==> flow/design.v <==
module apple_gen_lfsr (
  input  wire clk,
  input  wire rst,
  input  wire tick,
  output reg  [7:0] ax,
  output reg  [6:0] ay
);
  reg [15:0] lfsr;
  wire fb = lfsr[15] ^ lfsr[13] ^ lfsr[12] ^ lfsr[10];
  always @(posedge clk or posedge rst) begin
    if (rst) begin
      lfsr <= 16'hACE1;
    end else if (tick) begin
      lfsr <= {lfsr[14:0], fb};
    end
  end
  always @* begin
    ax = lfsr[7:0];
    ay = lfsr[14:8];
  end
endmodule
Step by step through the tools: apple_gen_lfsr

Tool output for the design above, in the order of the flow.
Line numbers count from 1 in the design file above.
Operators: Yosys type, input widths -> output width; for muxes data width and select width s.
Library cell names are shortened.
Not given: --

Top module: apple_gen_lfsr
Clock: clk
Library: sky130hd
Library corner: tt_025C_1v80

Word level

Counts by Yosys on the flattened word-level netlist (proc, flatten, opt, wreduce; memories kept). Register bits leave out memories and registers merged into their read ports (data or address); mux counts leave out enables and synchronous resets folded into registers. Print and check cells are left out. Cells with the same type and inputs are merged into one.

Bitwise operators: 3

Operator list:

| cell        | number |
| $xor 1x1->1 | 3 |

Bits in registers: 16
Input port bits: 3
Output and inout port bits: 15
Word-level cells: 4

Depth

Yosys ltp: most cells in a row. Word level: on the elaborated netlist, between registers, memories and ports. Mapped: between sequential cells and ports; inverters and the memories' decode and read muxes count.

Word-level depth: 3
ABC_AREA: 0
Gate-level depth with buffers: 4
Depth with buffers taken out: 3

Netlist

The flow's flattened synthesis, as Yosys stat reports it; memories are mapped. The netlist is that of the ABC_AREA named above (0 if unset); the other value can give another one.

Cells in the netlist: 54
Chip area (Yosys): 0.000792 mm^2
Area of sequential cells: 0.0004104 mm^2
Flip-flops: 16
Buffer cells: 17

Cells by type:

| cell type | number | area in all (um^2) |
| dfstp_2   | 8      | 210.202 |
| dfrtp_1   | 8      | 200.192 |
| mux2_4    | 8      | 120.115 |
| buf_4     | 15     | 112.608 |
| mux2_2    | 7      | 78.826 |
| xnor2_1   | 3      | 26.275 |
| buf_12    | 1      | 20.019 |
| buf_6     | 1      | 11.261 |
| a21oi_1   | 1      | 5.005 |
| inv_1     | 1      | 3.754 |
| nor2_1    | 1      | 3.754 |

Timing after synthesis

Source: OpenSTA report_checks on the synthesized netlist (no wires, ideal clock, input and output delay 20% of the period each), path of least setup slack; recovery checks are left aside. Register names are those of the netlist, which keeps one name where synthesis merged equal registers.

Path type: register to register
Start point: reg lfsr[10]
End point: reg lfsr[0]
Clock period: 1.08 ns
Setup time: 0.081 ns
Launch time at the first pin: 0.000 ns
Arrival: 0.856 ns
Data required time: 0.999 ns
Setup slack: 0.143 ns
Delay of the path: 0.937 ns
Driving pins on the path: 4
Buffers on the path: 0
Period reached after synthesis: 0.937 ns

"delay of the path" is the arrival time less input delay plus setup time.
"driving pins on the path" counts driving pins, that of a launching flip-flop among them; a cell with two outputs on the path counts twice.
"period reached after synthesis" is the clock period less the worst setup slack; recovery checks do not enter. This is arithmetic on one report: input and output delays are still those of the set period (20% each).
Between the ends stands the longest chain of elaborated cells between them, by number of cells; it is not shown to be the way that was timed. Of several equally long chains one is given.
Each line given opens the expression or statement behind the cell; cells for indexed reads and writes are added by Yosys, which also makes memories of some case tables.

Cells stage by stage: dfstp_2 > xnor2_1 > xnor2_1 > a21oi_1
Length of the longest elaborated chain: 1
Elaborated cells between the ends (all ways): 1
Source lines of those cells: 1
Classes of those cells: logic: 1

Ends and longest elaborated chain, after synthesis:

| what               | RTL line | RTL |
| start: declaration | 8        | `reg [15:0] lfsr;` |
| start: assignment  | 12       | `lfsr <= 16'hACE1;` |
| start: assignment  | 14       | `lfsr <= {lfsr[14:0], fb};` |
| $xor 1x1->1        | 9        | `wire fb = lfsr[15] ^ lfsr[13] ^ lfsr[12] ^ lfsr[10];` |
| end: assignment    | 12       |  |
| end: assignment    | 14       |  |
| end: declaration   | 8        |  |

Timing after layout

Path of least setup slack in the final report of record 1 (OpenROAD, finished layout, wires in). Where an end is a register, its clock arrival counts in the times.

Path type: register to output
Start point: reg lfsr[10]
End point: out ay[2]
Clock period: 1.88 ns
Output delay: 0.38 ns
Launch time at the first pin: 0.24 ns
Arrival: 1.35 ns
Data required time: 1.50 ns
Setup slack: 0.15 ns
Driving pins on the path: 2
Buffers on the path: 1

Cells stage by stage: dfstp_2 > clkdlybuf4s50_1
Length of the longest elaborated chain: 0
Elaborated cells between the ends (all ways): 0
Source lines of those cells: 0

Ends and longest elaborated chain, after layout:

| what               | RTL line | RTL |
| start: declaration | 8        | `reg [15:0] lfsr;` |
| start: assignment  | 12       | `lfsr <= 16'hACE1;` |
| start: assignment  | 14       | `lfsr <= {lfsr[14:0], fb};` |
| end: declaration   | 6        | `output reg  [6:0] ay` |

Subject: apple_gen_lfsr on sky130hd, stored results

Hello all,

Design apple_gen_lfsr on sky130hd. What follows are 2 stored runs of the flow, each under its own settings; their order means nothing. The constraints put input and output delay at 20% of the set period each and load the outputs with 0.01 pF.
"clock period reached" means the clock period less the worst setup slack. The figure is calculated, with input and output delays left at 20% of the set period.
By "worst setup path time" is meant the share of the clock period that the worst setup path is allowed (20% is reserved at inputs, 20% at outputs), minus its slack. Clock arrival times at its registers enter into it.
"power" rests on the timing tool's default activity at the inputs, not on a simulated workload.
Among the settings, -- means not set for that run.

| item                                   | record 1           | record 2             |
| period_ns                              | 1.88               | 0.641                |
| CORE_UTILIZATION                       | 16                 | 15                   |
| SETUP_SLACK_MARGIN                     | -0.01              | --                   |
| PLACE_DENSITY_LB_ADDON                 | 0.27               | --                   |
| CELL_PAD_IN_SITES_DETAIL_PLACEMENT     | 2                  | --                   |
| GPL_ROUTABILITY_DRIVEN                 | 1                  | --                   |
| CAP_MARGIN                             | 25                 | 20                   |
| CORE_MARGIN                            | 2                  | 2                    |
| SLEW_MARGIN                            | 20                 | 20                   |
| TNS_END_PERCENT                        | --                 | 15                   |
| CTS_CLUSTER_SIZE                       | --                 | 96                   |
| MIN_ROUTING_LAYER                      | --                 | met2                 |
| MAX_ROUTING_LAYER                      | --                 | met5                 |
| clock period reached (ns)              | 1.726              | 1.048                |
| die outline area (mm^2)                | 0.0055287          | 0.0058775            |
| lowest setup slack (ns)                | 0.154              | -0.407               |
| worst setup path time (ns)             | 1.35               | 1.05                 |
| type of the worst setup path           | register to output | register to register |
| standard-cell area after layout (mm^2) | 0.0009772          | 0.0011173            |
| post-route utilization (%)             | 20.6               | 21.9                 |
| power (W)                              | 0.001788           | 0.006061             |
| chip area in the Yosys report (mm^2)   | 0.000792           | 0.000792             |

Thanks
